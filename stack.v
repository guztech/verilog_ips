==> flow/design.v <==
`default_nettype none
module stack #(
    parameter STACK_WIDTH = 18,
    parameter STACK_SIZE  = 4
) (
  input                        i_clk,
  input                        i_rst,
  input                        i_push,
  input                        i_pop,
  input      [STACK_WIDTH-1:0] i_data,
  output reg [STACK_WIDTH-1:0] o_data
);
  localparam PNTR_BITS = $clog2(STACK_SIZE - 1);
  localparam MAX_VALUE = STACK_SIZE - 1;
  reg [STACK_WIDTH-1:0] int_mem[0:PNTR_BITS-1];
  reg [  PNTR_BITS-1:0] int_stack_ptr = PNTR_BITS'd0;
  reg [  PNTR_BITS-1:0] int_ptr_m     = -PNTR_BITS'd1;
  always @(posedge i_clk) begin
    if (i_rst) begin
      int_stack_ptr <= PNTR_BITS'd0;
      o_data        <= STACK_WIDTH'd0;
    end else begin
      if (i_push) begin                
        if (!i_pop) begin  
          int_mem[int_stack_ptr] <= i_data;
          int_stack_ptr          <= int_stack_ptr + 1'b1;
        end else begin  
          int_mem[int_ptr_m] <= i_data;
          o_data             <= int_mem[int_ptr_m];
        end
      end else if (i_pop) begin  
        int_stack_ptr <= int_ptr_m;
        o_data        <= int_mem[int_ptr_m];
      end
    end 
  end
  always @(*) begin
    int_ptr_m = int_stack_ptr - 1'b1;
  end
endmodule
**Reports on stack**

The steps from the RTL of stack to its reports follow in flow order.
Line numbers count from 1 in the design file above.
Operators: Yosys type, input widths -> output width; for muxes data width and select width s.
Library cell names are shortened.
The mark - stands for no value.

- Top module: stack
- Clock port: i_clk
- Standard-cell library: sky130hd
- Corner: tt_025C_1v80

**Elaborated design**

Source: Yosys, flattened and elaborated, memories not mapped. Widths are those after wreduce. Registers that Yosys merges into a memory's read port (data or address) are not register bits. Print and check cells do not count. Equal cells are merged and count once.
Yosys's memory passes give these memory sizes; they may raise the number of words (mostly to a power of two), join words into wider ones and drop unused or constant bits.

- Register bits: 2
- Memory bits (writable): 36
- Word width x clocked read ports: 18
- Memories: 1
- Bits of input ports: 22
- Output and inout port bits: 18
- Cells after elaboration: 31

- Add/sub/neg operators: 2
- Equality and inequality tests: 1
- Mux-type cells: 23
- Reductions and logical operators: 3

Memory list:

| memory | depth | width | read ports | wr ports | RTL line | source |
|---|---|---|---|---|---|---|
| int_mem | 2 | 18 | 1 | 1 | 15 | `reg [STACK_WIDTH-1:0] int_mem[0:PNTR_BITS-1];` |

Operators by type and width:

| operator | number |
|---|---|
| $mux 18 | 7 |
| $reduce_or 18->1 | 1 |
| $mux 1 | 13 |
| $mux 2 | 3 |
| $add 2x1->2 const B | 1 |
| $sub 2x1->2 const B | 1 |
| $ne 2x2->1 const B | 1 |
| $reduce_and 2->1 | 1 |
| $reduce_bool 2->1 | 1 |

**Longest topological paths**

Longest topological path by Yosys (ltp), each cell counted once; first at word level (registers and memories cut), then after technology mapping (sequential cells cut; the memories' decode and read muxes count).

- Depth in word-level cells: 5
- ABC_AREA: 0
- Mapped depth: 6
- Gate-level depth less buffers: 4

**After synthesis**

Source: synth_stat.txt of the flow (Yosys; design flattened, memories mapped). It holds for the ABC_AREA given above (unset counts as 0); a run with the other value may have another netlist.

- Mapped cells: 129
- Cell area after synthesis: 2001.9 um2
- Flip-flops: 55

Cell types:

| cell | number | total area (um2) |
|---|---|---|
| edfxtp_1 | 36 | 1.08E+03 |
| dfxtp_1 | 19 | 380.365 |
| mux2i_1 | 18 | 180.173 |
| a211oi_1 | 18 | 135.13 |
| nor2_1 | 19 | 71.318 |
| buf_12 | 2 | 40.038 |
| ha_1 | 2 | 25.024 |
| buf_6 | 1 | 11.261 |
| clkbuf_1 | 3 | 11.261 |
| a21oi_1 | 2 | 10.01 |
| buf_2 | 2 | 10.01 |
| or3b_1 | 1 | 8.758 |
| xor2_1 | 1 | 8.758 |
| buf_4 | 1 | 7.507 |
| nand3b_1 | 1 | 7.507 |
| nand2b_1 | 1 | 6.256 |
| inv_1 | 1 | 3.754 |
| nand2_1 | 1 | 3.754 |

**Timing after synthesis**

Source: OpenSTA report_checks on the synthesized netlist (no wires, ideal clock, input and output delay 20% of the period each), path of least setup slack; recovery checks are left aside. Register names are those of the netlist, which keeps one name where synthesis merged equal registers.

- Kind: input -> register
- Start point: input port i_pop
- End point: memory int_mem[0][0]
- Period: 2.84 ns
- Launch time at the first pin: 0.568 ns
- Arrival: 2.401 ns
- Data required time: 2.441 ns
- Setup slack: 0.040 ns
- Path delay: 2.232 ns
- Driving pins on the path: 6
- Synthesis period reached: 2.8 ns

"path delay" is the arrival time less input delay plus setup time.
"driving pins on the path": output pins that drive a net of the path, with the launching flip-flop's if there is one; two outputs of one cell count as two.
"synthesis period reached" = period - worst setup slack (recovery checks aside). The figure is calculated, with input and output delays left at 20% of the set period.
Between the ends stands the longest chain of elaborated cells between them, by number of cells; it is not shown to be the way that was timed. Of several equally long chains one is given.
A line is the first line of the expression or statement that the cell stems from. Yosys adds cells for indexed reads and writes and turns some case tables into memories.
The path ends at the enable pin of a flip-flop; only ways to that pin are counted.

- Cells stage by stage: buf_4 > clkbuf_1 > inv_1 > ha_1 > or3b_1 > a21oi_1
- Length of the longest elaborated chain: 5
- Elaborated cells on any way between the ends: 15
- Classes of those cells: mux: 14; reduce/logical: 1

RTL lines, path after synthesis:

| what | RTL line | source |
|---|---|---|
| start, declared | 9 | `input                        i_pop,` |
| $mux 1 | 24 | `if (!i_pop) begin` |
| $mux 1 | 23 | `if (i_push) begin` |
| $mux 1 | 19 | `if (i_rst) begin` |
| $reduce_or 18->1 | - |  |
| $mux 1 | - |  |
| end, declared | 15 | `reg [STACK_WIDTH-1:0] int_mem[0:PNTR_BITS-1];` |

**Timing after layout**

Path of least setup slack in the final report of stored run 2 (OpenROAD, finished layout, wires in). Where an end is a register, its clock arrival counts in the times.

- Kind: input -> register
- Start point: input port i_pop
- End point: memory int_mem[0][4]
- Period: 3.73 ns
- Launch time at the first pin: 0.75 ns
- Arrival: 2.72 ns
- Data required time: 3.72 ns
- Setup slack: 1.00 ns
- Driving pins on the path: 5

Between the ends stands the longest chain of elaborated cells between them, by number of cells; it is not shown to be the way that was timed. Of several equally long chains one is given.
The path ends at the enable pin of a flip-flop; only ways to that pin are counted.

- Cells stage by stage: clkdlybuf4s50_1 > ha_1 > or3b_1 > a21oi_2 > buf_4
- Length of the longest elaborated chain: 5
- Elaborated cells on any way between the ends: 15
- Classes of those cells: mux: 14; reduce/logical: 1

RTL lines, path after layout:

| what | RTL line | source |
|---|---|---|
| start, declared | 9 | `input                        i_pop,` |
| $mux 1 | 24 | `if (!i_pop) begin` |
| $mux 1 | 23 | `if (i_push) begin` |
| $mux 1 | 19 | `if (i_rst) begin` |
| $reduce_or 18->1 | - |  |
| $mux 1 | - |  |
| end, declared | 15 | `reg [STACK_WIDTH-1:0] int_mem[0:PNTR_BITS-1];` |

Wiki page: stack / flow data

Settings and measured results of 2 stored flow runs for module stack (sky130hd), not sorted in any way. The constraints put input and output delay at 20% of the set period each and load the outputs with 0.01 pF.
"clock period reached" means the clock period less the worst setup slack. The figure is calculated, with input and output delays left at 20% of the set period.
"time of the worst setup path" means the part of the period allowed to the worst setup path (the constraints hold back 20% at inputs and 20% at outputs) less its slack; where the path has registers, the arrival times of their clocks count too.
"overall power": no workload was simulated; the value follows from the tool's default switching activity.
A setting shown as n/a is not set for that run.
Results: n/a = not shown.

| setting or result | stored run 1 | stored run 2 |
|---|---|---|
| period_ns | 5.45 | 3.73 |
| CORE_UTILIZATION | 60 | 41 |
| SETUP_SLACK_MARGIN | -0.54 | n/a |
| PLACE_DENSITY_LB_ADDON | 0.12 | n/a |
| CORE_MARGIN | 4 | 8 |
| CELL_PAD_IN_SITES_DETAIL_PLACEMENT | 1 | 2 |
| ABC_AREA | 0 | 0 |
| MIN_ROUTING_LAYER | met2 | n/a |
| CAP_MARGIN | 20 | 15 |
| SLEW_MARGIN | 20 | 20 |
| HOLD_SLACK_MARGIN | n/a | 0.25 |
| TNS_END_PERCENT | n/a | 85 |
| GPL_ROUTABILITY_DRIVEN | n/a | 0 |
| MAX_ROUTING_LAYER | n/a | met5 |
| mapped cell area after synthesis (um2) | n/a | 2001.9 |
| clock period reached (ns) | n/a | 2.730 |
| time of the worst setup path (ns) | n/a | 1.98 |
| worst setup path type | n/a | input -> register |
| overall power (uW) | n/a | 1169 |
| worst hold slack after layout (ns) | n/a | 0.495 |
| std-cell area (final layout) (um2) | n/a | 2513.7 |
| full die area (um2) | n/a | 7374.5 |
| total negative slack (ns) | n/a | 0.000 |
| utilization after routing (%) | n/a | 53.2 |
| setup slack of the critical path (ns) | n/a | 1.000 |

Stored run 1: no results, clock tree synthesis failed with DPL-0033
