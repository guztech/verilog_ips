==> flow/design.v <==
`default_nettype none
module deserializer #(
  parameter DATA_WIDTH = 8
) (
  input                   i_clk,
  input                   i_wen,
  input                   i_data,
  output [DATA_WIDTH-1:0] o_data,
  output                  o_valid
);
  localparam CNTR_BITS = $clog2(DATA_WIDTH - 1);
  localparam MAX_VALUE = DATA_WIDTH - 1;
  reg [DATA_WIDTH-1:0] int_data;
  reg [CNTR_BITS-1:0]  int_cntr;
  reg                  int_valid;
  initial begin
    int_cntr  = CNTR_BITS'd0;
    int_valid = 1'b0;
  end
  always @(*) begin
    o_data  = int_data;
    o_valid = int_valid;
  end
  always @(posedge i_clk) begin
    int_valid <= 0;
    if (i_wen) begin
      int_data[int_cntr] <= i_data;
      int_cntr           <= int_cntr + 1;
      if (int_cntr == MAX_VALUE) begin
        int_cntr  <= 0;
        int_valid <= 1'b1;
      end
    end
  end
endmodule
# Reports on deserializer
# Tool output for the design above, in the order of the flow.
# Line numbers count from 1 in the design file above.
# Operators carry their Yosys type and port widths (W data, S select, Z words).
# Cell names lack the library's common part.
# The mark n/a stands for no value.
[inputs]
top_module = "deserializer"
clock_port = "i_clk"
cell_library = "sky130hd"
corner = "tt_025C_1v80"

# After elaboration
# Yosys after proc, flatten, opt, wreduce and memory -nomap, before mapping. Enables and synchronous resets that opt folds into registers are not counted as muxes. Memory bits, and registers merged into a memory's read port (data or address), are not among the register bits. Print and check cells are not counted. Equal cells are merged and count once.
[word_totals]
regBits = 12
inputBits = 3
output_inout_bits = 9
word_cells = 12
[classes]
add_sub_neg = 2
equal = 1
n_shift = 2
n_mux = 1
bitwise = 3
[op_table]
columns = ["cell", "count"]
rows = [
  ["$shift A1 B4 Y8", 1],
  ["$shift A1 B4 Y8 const A", 1],
  ["$and A8 B8 Y8", 1],
  ["$or A8 B8 Y8", 1],
  ["$not A8 Y8", 1],
  ["$neg A3 Y4", 1],
  ["$add A3 B1 Y3 const B", 1],
  ["$eq A3 B3 Y1 const B", 1],
  ["$mux W1", 1],
]

# Depth
# Depth = most cells in a row (Yosys ltp): at word level without a register or memory, in the mapped netlist without a sequential cell, where the memories' decode and read muxes count.
[logic_depth]
word_depth = 5
ABC_AREA = 0
mapped_depth = 5

# Mapped cells and area
# Yosys stat after the flow's synthesis: flattened, memories mapped to cells. It holds for the ABC_AREA given above (unset counts as 0); a run with the other value may have another netlist.
[synth_totals]
mapped_cells = 48
yosys_area_um2 = 618.1
sequential_area_um2 = 350.3
flip_flops = 12
buf_cells = 0
[types]
columns = ["cell", "count", "type_area_um2"]
rows = [
  ["edfxtp_1", 11, 330.317],
  ["ha_1", 6, 75.072],
  ["o2bb2ai_1", 4, 35.034],
  ["nand2_1", 7, 26.275],
  ["mux2_2", 2, 22.522],
  ["dfxtp_1", 1, 20.019],
  ["a22o_1", 2, 17.517],
  ["xor2_2", 1, 16.266],
  ["nor2b_1", 2, 12.512],
  ["nor2_1", 3, 11.261],
  ["nand3_1", 2, 10.01],
  ["xnor2_1", 1, 8.758],
  ["inv_1", 2, 7.507],
  ["nand3b_1", 1, 7.507],
  ["and2_1", 1, 6.256],
  ["nor4_1", 1, 6.256],
  ["nor3_1", 1, 5.005],
]

# Worst setup path after synthesis
# OpenSTA on the mapped netlist: ideal clock, no wires. The path of least setup slack (recovery checks aside). Input and output delay are each 20% of the period. Register names are those of the netlist, which keeps one name where synthesis merged equal registers.
[synth_path]
path_kind = "reg2reg"
from = "reg int_cntr[0]"
to = "reg int_data[4]"
clock_period_ps = 2240
t_first_pin_ps = 0
arrival_ps = 1635
path_slack_ps = 345
path_delay_ps = 1895
stages = 6
n_path_buf = 0
period_less_setup_slack_ps = 1895
# "path_delay_ps" = arrival - input delay + setup time.
# "stages" counts driving pins, that of a launching flip-flop among them; a cell with two outputs on the path counts twice.
# "period_less_setup_slack_ps" = period - worst setup slack (recovery checks aside). The figure is calculated, with input and output delays left at 20% of the set period.
# The rows between start and end are the longest chain of elaborated cells between them; the timing report does not say that the signal goes this way. Where chains are equally long, one stands for them.
# A line is the first line of the expression or statement that the cell stems from. Yosys adds cells for indexed reads and writes and turns some case tables into memories.
[synth_between]
path_cell_list = "edfxtp_1 inv_1 ha_1 xor2_2 nor4_1 mux2_2"
elab_chain_len = 5
[synth_rtl]
columns = ["item", "line_no", "source"]
rows = [
  ["start: declaration", 14, "reg [CNTR_BITS-1:0]  int_cntr;"],
  ["start: assignment", 28, "int_cntr           <= int_cntr + 1;"],
  ["start: assignment", 30, "int_cntr  <= 0;"],
  ["$neg A3 Y4", 27, "int_data[int_cntr] <= i_data;"],
  ["$shift A1 B4 Y8", 27, ""],
  ["$not A8 Y8", 27, ""],
  ["$and A8 B8 Y8", 27, ""],
  ["$or A8 B8 Y8", 27, ""],
  ["end: assignment", 27, ""],
  ["end: declaration", 13, "reg [DATA_WIDTH-1:0] int_data;"],
]

# Worst path after layout
# Path of least setup slack in the final report of record 2 (OpenROAD, finished layout, wires in). Where an end is a register, its clock arrival counts in the times.
# The report prints the path's times to 10 ps; the period is as set.
[layout_path]
path_kind = "reg2reg"
from = "reg int_cntr[0]"
to = "reg int_data[4]"
clock_period_ps = 2370
t_first_pin_ps = 260
arrival_ps = 2150
path_slack_ps = 230
stages = 6
n_path_buf = 0
# The rows between start and end are the longest chain of elaborated cells between them; the timing report does not say that the signal goes this way. Where chains are equally long, one stands for them.
[layout_between]
path_cell_list = "edfxtp_1 inv_1 ha_1 xor2_2 nor4_1 mux2_2"
elab_chain_len = 5
[layout_rtl]
columns = ["item", "line_no", "source"]
rows = [
  ["start: declaration", 14, "reg [CNTR_BITS-1:0]  int_cntr;"],
  ["start: assignment", 28, "int_cntr           <= int_cntr + 1;"],
  ["start: assignment", 30, "int_cntr  <= 0;"],
  ["$neg A3 Y4", 27, "int_data[int_cntr] <= i_data;"],
  ["$shift A1 B4 Y8", 27, ""],
  ["$not A8 Y8", 27, ""],
  ["$and A8 B8 Y8", 27, ""],
  ["$or A8 B8 Y8", 27, ""],
  ["end: assignment", 27, ""],
  ["end: declaration", 13, "reg [DATA_WIDTH-1:0] int_data;"],
]

Wiki page: deserializer / flow data

Below are 2 stored runs of the flow (Yosys, OpenROAD; platform sky130hd) on deserializer, each with its settings and what was measured, unordered. Constraints: input delay and output delay 20% of the set period each, output load 0.01 pF.
By "period_reached_ps" is meant the clock period of the run minus its worst setup slack. This is arithmetic on one report: input and output delays are still those of the set period (20% each).
"worst_setup_path_time_ps" is the time allowed to the run's worst setup path (the clock period less input and output delay, where it has them) less its slack. Clock arrival times count: a late capture clock shortens it, a late launch clock lengthens it.
"design_power_w" rests on the timing tool's default activity at the inputs, not on a simulated workload.
"worst_setup_path_time_ps" is known to 10 ps.

# record 1
==> flow/run.sh <==
#!/bin/bash
# the make line also repeats the synthesis and layout settings of config.mk as NAME=value (left out here)
make -C /OpenROAD-flow-scripts/flow DESIGN_CONFIG=/design/flow/config.mk WORK_HOME=/design/flow/orfs CLKGATE_MAP_FILE= finish
==> flow/config.mk <==
export PLATFORM = sky130hd
export DESIGN_NAME = deserializer
export DESIGN_NICKNAME = deserializer
export VERILOG_FILES = /design/flow/design.v
export SDC_FILE = /design/flow/constraint.sdc
export NUM_CORES = 4
export LEC_CHECK = 0
export ABC_AREA = 1
export CAP_MARGIN = 0
export CELL_PAD_IN_SITES_GLOBAL_PLACEMENT = 3
export CORE_ASPECT_RATIO = 0.88
export CORE_MARGIN = 2
export CORE_UTILIZATION = 45
export CTS_CLUSTER_DIAMETER = 151
export CTS_CLUSTER_SIZE = 45
export GPL_ROUTABILITY_DRIVEN = 0
export GPL_TIMING_DRIVEN = 0
export MAX_ROUTING_LAYER = met5
export MIN_ROUTING_LAYER = met1
export PLACE_DENSITY_LB_ADDON = 0.28
export SLEW_MARGIN = 20
==> flow/constraint.sdc <==
create_clock -name core_clock -period 2.19 [get_ports {i_clk}]
set_input_delay 0.4380 -clock core_clock [delete_from_list [all_inputs] [get_ports {i_clk}]]
set_output_delay 0.4380 -clock core_clock [all_outputs]
set_load 0.01 [all_outputs]

==> record 1: results <==
outcome="incomplete, placement halted on FLW-0024"

# record 2
==> flow/run.sh <==
#!/bin/bash
# the make line also repeats the synthesis and layout settings of config.mk as NAME=value (left out here)
make -C /OpenROAD-flow-scripts/flow DESIGN_CONFIG=/design/flow/config.mk WORK_HOME=/design/flow/orfs CLKGATE_MAP_FILE= finish
==> flow/config.mk <==
export PLATFORM = sky130hd
export DESIGN_NAME = deserializer
export DESIGN_NICKNAME = deserializer
export VERILOG_FILES = /design/flow/design.v
export SDC_FILE = /design/flow/constraint.sdc
export NUM_CORES = 4
export LEC_CHECK = 0
export CAP_MARGIN = 15
export CELL_PAD_IN_SITES_GLOBAL_PLACEMENT = 1
export CORE_MARGIN = 2
export CORE_UTILIZATION = 33
export GPL_TIMING_DRIVEN = 0
export HOLD_SLACK_MARGIN = 0.16
export PLACE_DENSITY_LB_ADDON = 0.14
export SLEW_MARGIN = 25
export TNS_END_PERCENT = 25
==> flow/constraint.sdc <==
create_clock -name core_clock -period 2.37 [get_ports {i_clk}]
set_input_delay 0.4740 -clock core_clock [delete_from_list [all_inputs] [get_ports {i_clk}]]
set_output_delay 0.4740 -clock core_clock [all_outputs]
set_load 0.01 [all_outputs]

==> record 2: results <==
layout_utilization_pct=45.0
period_reached_ps=2136
final_die_area_um2=2235.4
setup_ws_ps=234
post_synth_area_um2=618.1
setup_tns_ps=0
design_power_w=0.0005928
final_stdcell_area_um2=785.8
worst_setup_path_time_ps=2140
worstPathKind="reg2reg"
worst_hold_slack_ps=569
